==> flow/design.v <==
module alu(
    input [7:0] a,
    input [7:0] b,
    input [2:0] op,
    output reg [7:0] result
);
    localparam ADD = 3'b000;
    localparam SUB = 3'b001;
    localparam AND = 3'b010;
    localparam OR  = 3'b011;
    localparam XOR = 3'b100;
    localparam SHL = 3'b101;
    localparam SHR = 3'b110;
    localparam NOT = 3'b111;
    always @(*) begin
        case (op)
            ADD: result = a + b;
            SUB: result = a - b;
            AND: result = a & b;
            OR:  result = a | b;
            XOR: result = a ^ b;
            SHL: result = a << b[2:0];
            SHR: result = a >> b[2:0];
            NOT: result = ~a;
            default: result = 8'b0;
        endcase
    end
endmodule
module control_unit(
    input [3:0] opcode,
    output reg [2:0] alu_op,
    output reg reg_write_en
);
    localparam INST_ADD = 4'h0;
    localparam INST_SUB = 4'h1;
    localparam INST_AND = 4'h2;
    localparam INST_OR  = 4'h3;
    localparam INST_XOR = 4'h4;
    localparam INST_SHL = 4'h5;
    localparam INST_SHR = 4'h6;
    localparam INST_NOT = 4'h7;
    localparam INST_NOP = 4'hF;
    always @(*) begin
        reg_write_en = 1'b0;
        alu_op = 3'b000;
        case (opcode)
            INST_ADD: begin
                alu_op = 3'b000;
                reg_write_en = 1'b1;
            end
            INST_SUB: begin
                alu_op = 3'b001;
                reg_write_en = 1'b1;
            end
            INST_AND: begin
                alu_op = 3'b010;
                reg_write_en = 1'b1;
            end
            INST_OR: begin
                alu_op = 3'b011;
                reg_write_en = 1'b1;
            end
            INST_XOR: begin
                alu_op = 3'b100;
                reg_write_en = 1'b1;
            end
            INST_SHL: begin
                alu_op = 3'b101;
                reg_write_en = 1'b1;
            end
            INST_SHR: begin
                alu_op = 3'b110;
                reg_write_en = 1'b1;
            end
            INST_NOT: begin
                alu_op = 3'b111;
                reg_write_en = 1'b1;
            end
            INST_NOP: begin
                alu_op = 3'b000;
                reg_write_en = 1'b0;
            end
            default: begin
                alu_op = 3'b000;
                reg_write_en = 1'b0;
            end
        endcase
    end
endmodule
module cpu_top(
    input clk,
    input reset,
    input [7:0] instruction,
    output [7:0] result,
    output reg done
);
    wire [3:0] opcode;
    wire [1:0] reg_addr_a, reg_addr_b, reg_addr_dest;
    wire [7:0] reg_data_a, reg_data_b;
    wire [7:0] alu_result;
    wire [2:0] alu_op;
    wire reg_write_en;
    assign opcode = instruction[7:4];
    assign reg_addr_a = instruction[3:2];
    assign reg_addr_b = instruction[1:0];
    assign reg_addr_dest = reg_addr_a;  
    control_unit cu (
        .opcode(opcode),
        .alu_op(alu_op),
        .reg_write_en(reg_write_en)
    );
    register_file rf (
        .clk(clk),
        .reset(reset),
        .read_addr_a(reg_addr_a),
        .read_addr_b(reg_addr_b),
        .write_addr(reg_addr_dest),
        .write_data(alu_result),
        .write_en(reg_write_en),
        .read_data_a(reg_data_a),
        .read_data_b(reg_data_b)
    );
    alu arithmetic_unit (
        .a(reg_data_a),
        .b(reg_data_b),
        .op(alu_op),
        .result(alu_result)
    );
    assign result = alu_result;
    always @(posedge clk or posedge reset) begin
        if (reset)
            done <= 1'b0;
        else
            done <= 1'b1;
    end
endmodule
module register_file(
    input clk,
    input reset,
    input [1:0] read_addr_a,
    input [1:0] read_addr_b,
    input [1:0] write_addr,
    input [7:0] write_data,
    input write_en,
    output [7:0] read_data_a,
    output [7:0] read_data_b
);
    reg [7:0] registers [0:3];
    assign read_data_a = registers[read_addr_a];
    assign read_data_b = registers[read_addr_b];
    always @(posedge clk or posedge reset) begin
        if (reset) begin
            registers[0] <= 8'b0;
            registers[1] <= 8'b0;
            registers[2] <= 8'b0;
            registers[3] <= 8'b0;
        end else if (write_en) begin
            registers[write_addr] <= write_data;
        end
    end
endmodule
Step by step through the tools: cpu_top
The steps from the RTL of cpu_top to its reports follow in flow order.
Line numbers count from 1 in the design file above.
The mark n/a stands for no value.
- top: cpu_top
- clock port: clk
- standard-cell library: sky130hd
- corner: tt_025C_1v80

Elaborated design
Counts by Yosys on the flattened word-level netlist (proc, flatten, opt, wreduce). Print and check cells are left out. Cells with the same type and inputs are merged into one.
Memory sizes are those after Yosys's memory passes, which may raise the word count (mostly to a power of two), join words into wider ones and drop unused or constant bits.
- noted register bits after elaboration: 33
- noted ROM bits: 64
- memory cells: 1
- output and inout bits at 9
- elaborated cells: 37
- $add $sub $neg at 2
- equality and inequality tests at 13
- noted shift-type cells: 2
- multiplexer cells: 3
- bitwise operators at 4
- noted reductions and logical operators: 7
- memories (name ; words ; width ; read ports ; wr ports ; line ; source):
    (no name shown) ; 16 ; 4 ; 1 ; 0 ; 46 ; case (opcode)
- operators by type and width (kind ; count):
    8-bit case mux with 8-bit select ; 1
    8-bit case mux with 4-bit select ; 2
    3-bit equality test with constant B ; 4
    2-bit equality test with constant B ; 4
    2-bit AND reduction ; 4
    8-bit by 3-bit left shift with 8-bit output ; 1
    8-bit by 3-bit >> shifter with 8-bit output ; 1
    8-bit adder ; 1
    8-bit subtractor ; 1
    8-bit bitwise AND ; 1
    8-bit OR ; 1
    8-bit XOR ; 1
    8-bit NOT ; 1
    3-bit by 2-bit equality test with 1-bit output with constant B ; 2
    2-bit by 1-bit equality test with 1-bit output with constant B ; 2
    2-bit logical NOT ; 2
    3-bit by 1-bit equality test with 1-bit output with constant B ; 1
    3-bit logical NOT ; 1

Longest topological paths
Longest topological path by Yosys (ltp), each cell counted once; first at word level (registers and memories cut), then after technology mapping (sequential cells cut; the memories' decode and read muxes count).
- noted word-level depth: 4
- ABC_AREA: 0
- depth in mapped cells: 16

Netlist
Yosys stat after the flow's synthesis: flattened, memories mapped to cells. It holds for the ABC_AREA given above (unset counts as 0); a run with the other value may have another netlist.
Totals and module areas in this step are rounded.
- cells by type (cell type ; count ; area in all (sq um)):
    sky130_fd_sc_hd__dfrtp_1 ; 33 ; 825.792
    sky130_fd_sc_hd__ha_1 ; 24 ; 300.288
    sky130_fd_sc_hd__mux4_2 ; 11 ; 247.738
    sky130_fd_sc_hd__o21ai_0 ; 30 ; 150.144
    sky130_fd_sc_hd__nand2_1 ; 39 ; 146.39
    sky130_fd_sc_hd__mux2i_1 ; 13 ; 130.125
    sky130_fd_sc_hd__nor2_1 ; 33 ; 123.869
    sky130_fd_sc_hd__inv_1 ; 28 ; 105.101
    sky130_fd_sc_hd__mux4_1 ; 4 ; 105.101
    sky130_fd_sc_hd__a21oi_1 ; 19 ; 95.091
    sky130_fd_sc_hd__xnor2_1 ; 9 ; 78.826
    sky130_fd_sc_hd__a31oi_1 ; 11 ; 68.816
    sky130_fd_sc_hd__nand2b_1 ; 10 ; 62.56
    sky130_fd_sc_hd__a21o_1 ; 6 ; 45.043
    sky130_fd_sc_hd__o2111ai_1 ; 5 ; 43.792
    sky130_fd_sc_hd__o221ai_1 ; 5 ; 43.792
    sky130_fd_sc_hd__nor3_1 ; 8 ; 40.038
    sky130_fd_sc_hd__a211oi_1 ; 5 ; 37.536
Not listed: further types 35, cells in them 75.
- noted standard cells after synthesis: 368
- synthesis area at 3180 sq um
- sequential area: 826 sq um
- noted flip-flop cells: 33
- buffers at 24
The figures by module come from a second, unflattened synthesis with its own total; it is not the netlist above.
- noted cell total of the unflattened synthesis: 310
- noted area total of the unflattened synthesis: 3210 sq um
Rows give one instance, submodules left out.
- by module (module ; instances ; cells ; area (sq um) ; sequential area (sq um)):
    register_file ; 1 ; 89 ; 1590 ; 801
    alu ; 1 ; 214 ; 1560 ; 0.0
    cpu_top ; 1 ; 3 ; 32.5 ; 25.0
    control_unit ; 1 ; 4 ; 22.5 ; 0.0

Path before layout
OpenSTA on the mapped netlist: ideal clock, no wires. The path of least setup slack (recovery checks aside). Input and output delay are each 20% of the period. Register names are those of the netlist, which keeps one name where synthesis merged equal registers.
- path kind: input-to-output
- from: in instruction[1]
- to: out result[6]
- clock period: 7.78 ns
- noted external output delay: 1.556 ns
- noted arrival time: 4.772 ns
- data required time at 6.224 ns
- path slack: 1.452 ns
- path delay: 3.216 ns
- driving pins on the path at 15
- buffers on the path at 4
- synthesis period reached: 6.328 ns
"path delay" is the arrival time less input delay plus setup time.
At an output port there is no setup time.
"driving pins on the path": output pins that drive a net of the path, with the launching flip-flop's if there is one; two outputs of one cell count as two.
"synthesis period reached" = period - worst setup slack (recovery checks aside). The figure is calculated, with input and output delays left at 20% of the set period.
Between the ends stands the longest chain of elaborated cells between them, by number of cells; it is not shown to be the way that was timed. Of several equally long chains one is given.
Each line given opens the expression or statement behind the cell; cells for indexed reads and writes are added by Yosys, which also makes memories of some case tables.
- cell sequence: sky130_fd_sc_hd__buf_6 sky130_fd_sc_hd__mux4_2 sky130_fd_sc_hd__buf_2 sky130_fd_sc_hd__buf_1 sky130_fd_sc_hd__buf_1 sky130_fd_sc_hd__nand2_1 sky130_fd_sc_hd__xnor2_1 sky130_fd_sc_hd__fa_1 sky130_fd_sc_hd__a21o_1 sky130_fd_sc_hd__a21oi_1 sky130_fd_sc_hd__o21bai_1 sky130_fd_sc_hd__a21oi_1 sky130_fd_sc_hd__xnor2_1 sky130_fd_sc_hd__a211oi_1 sky130_fd_sc_hd__nand2_1
- noted cells in the longest elaborated chain: 4
- RTL lines, path post-synthesis (element ; line ; source):
    start, declared ; 93 ; input [7:0] instruction,
    2-bit equality test ; 150 ; assign read_data_b = registers[read_addr_b];
    8-bit case mux with 4-bit select ; 150 ;
    8-bit subtractor ; 18 ; SUB: result = a - b;
    8-bit case mux with 8-bit select ; 16 ; case (op)
    end, declared ; 94 ; output [7:0] result,

Worst path after layout
From the final timing report of entry A: the path of least setup slack in the routed layout; clock arrival at registers is part of the times.
- path kind: input-to-output
- from: in instruction[0]
- to: out result[7]
- clock period: 6.08 ns
- noted external output delay: 1.22 ns
- noted arrival time: 4.98 ns
- data required time at 4.86 ns
- path slack: -0.11 ns
- driving pins on the path at 17
- buffers on the path at 4
Between the ends stands the longest chain of elaborated cells between them, by number of cells; it is not shown to be the way that was timed. Of several equally long chains one is given.
- cell sequence: sky130_fd_sc_hd__clkdlybuf4s50_1 sky130_fd_sc_hd__buf_4 sky130_fd_sc_hd__mux2i_1 sky130_fd_sc_hd__mux2_2 sky130_fd_sc_hd__inv_1 sky130_fd_sc_hd__or3_4 sky130_fd_sc_hd__buf_4 sky130_fd_sc_hd__o21ai_0 sky130_fd_sc_hd__xnor2_1 sky130_fd_sc_hd__ha_1 sky130_fd_sc_hd__o2111ai_2 sky130_fd_sc_hd__a21o_1 sky130_fd_sc_hd__and3_1 sky130_fd_sc_hd__o21a_1 sky130_fd_sc_hd__o21ai_2 sky130_fd_sc_hd__nand2_1 sky130_fd_sc_hd__clkdlybuf4s50_1
- noted cells in the longest elaborated chain: 4
- RTL lines, path after layout (element ; line ; source):
    start, declared ; 93 ; input [7:0] instruction,
    2-bit equality test ; 150 ; assign read_data_b = registers[read_addr_b];
    8-bit case mux with 4-bit select ; 150 ;
    8-bit subtractor ; 18 ; SUB: result = a - b;
    8-bit case mux with 8-bit select ; 16 ; case (op)
    end, declared ; 94 ; output [7:0] result,

==> runs of cpu_top <==
2 stored runs of cpu_top in the flow (synthesis by Yosys, layout by OpenROAD, sky130hd cells), in arbitrary order. Constraints: input delay and output delay 20% of the set period each, output load 0.01 pF.
"reached clock period" = clock period - worst setup slack. The figure is calculated, with input and output delays left at 20% of the set period.
"worst setup path time" = time allowed to the worst setup path (clock period - input delay - output delay, where it has them) - its slack; a late launch clock adds to it, a late capture clock takes from it.
"power consumption" rests on the timing tool's default activity at the inputs, not on a simulated workload.
Results are given in rounded form.

Entry A
Settings were period_ns = 6.08; CORE_UTILIZATION = 42; SETUP_SLACK_MARGIN = -0.31; PLACE_DENSITY_LB_ADDON = 0.07; CORE_ASPECT_RATIO = 1.91; CELL_PAD_IN_SITES_DETAIL_PLACEMENT = 0; TNS_END_PERCENT = 70; ABC_AREA = 0; GPL_ROUTABILITY_DRIVEN = 0; CTS_CLUSTER_DIAMETER = 352; SLEW_MARGIN = 5; CAP_MARGIN = 20; CORE_MARGIN = 2
- noted the setup slack of the critical path: -0.113 ns
- area inside the die boundary at 8320 sq um
- worst setup path time: 3.76 ns
- worst setup path type: input-to-output
- synthesis area: 3180 sq um
- smallest hold slack at 0.505 ns
- power consumption at 2370 µW
- reached clock period at 6.193 ns
- noted the total negative setup slack: -0.113 ns
- post-route utilization: 0.525

Entry B
Settings were period_ns = 3.98; CAP_MARGIN = 20; CORE_MARGIN = 2; CORE_UTILIZATION = 40; SLEW_MARGIN = 20
- post-route utilization: 0.592
- synthesis area: 3180 sq um
- reached clock period at 4.490 ns
- smallest hold slack at 0.544 ns
- noted the setup slack of the critical path: -0.510 ns
- area inside the die boundary at 8680 sq um
- worst setup path time: 2.90 ns
- worst setup path type: input-to-output
- noted the total negative setup slack: -1.69 ns
- power consumption at 4590 µW
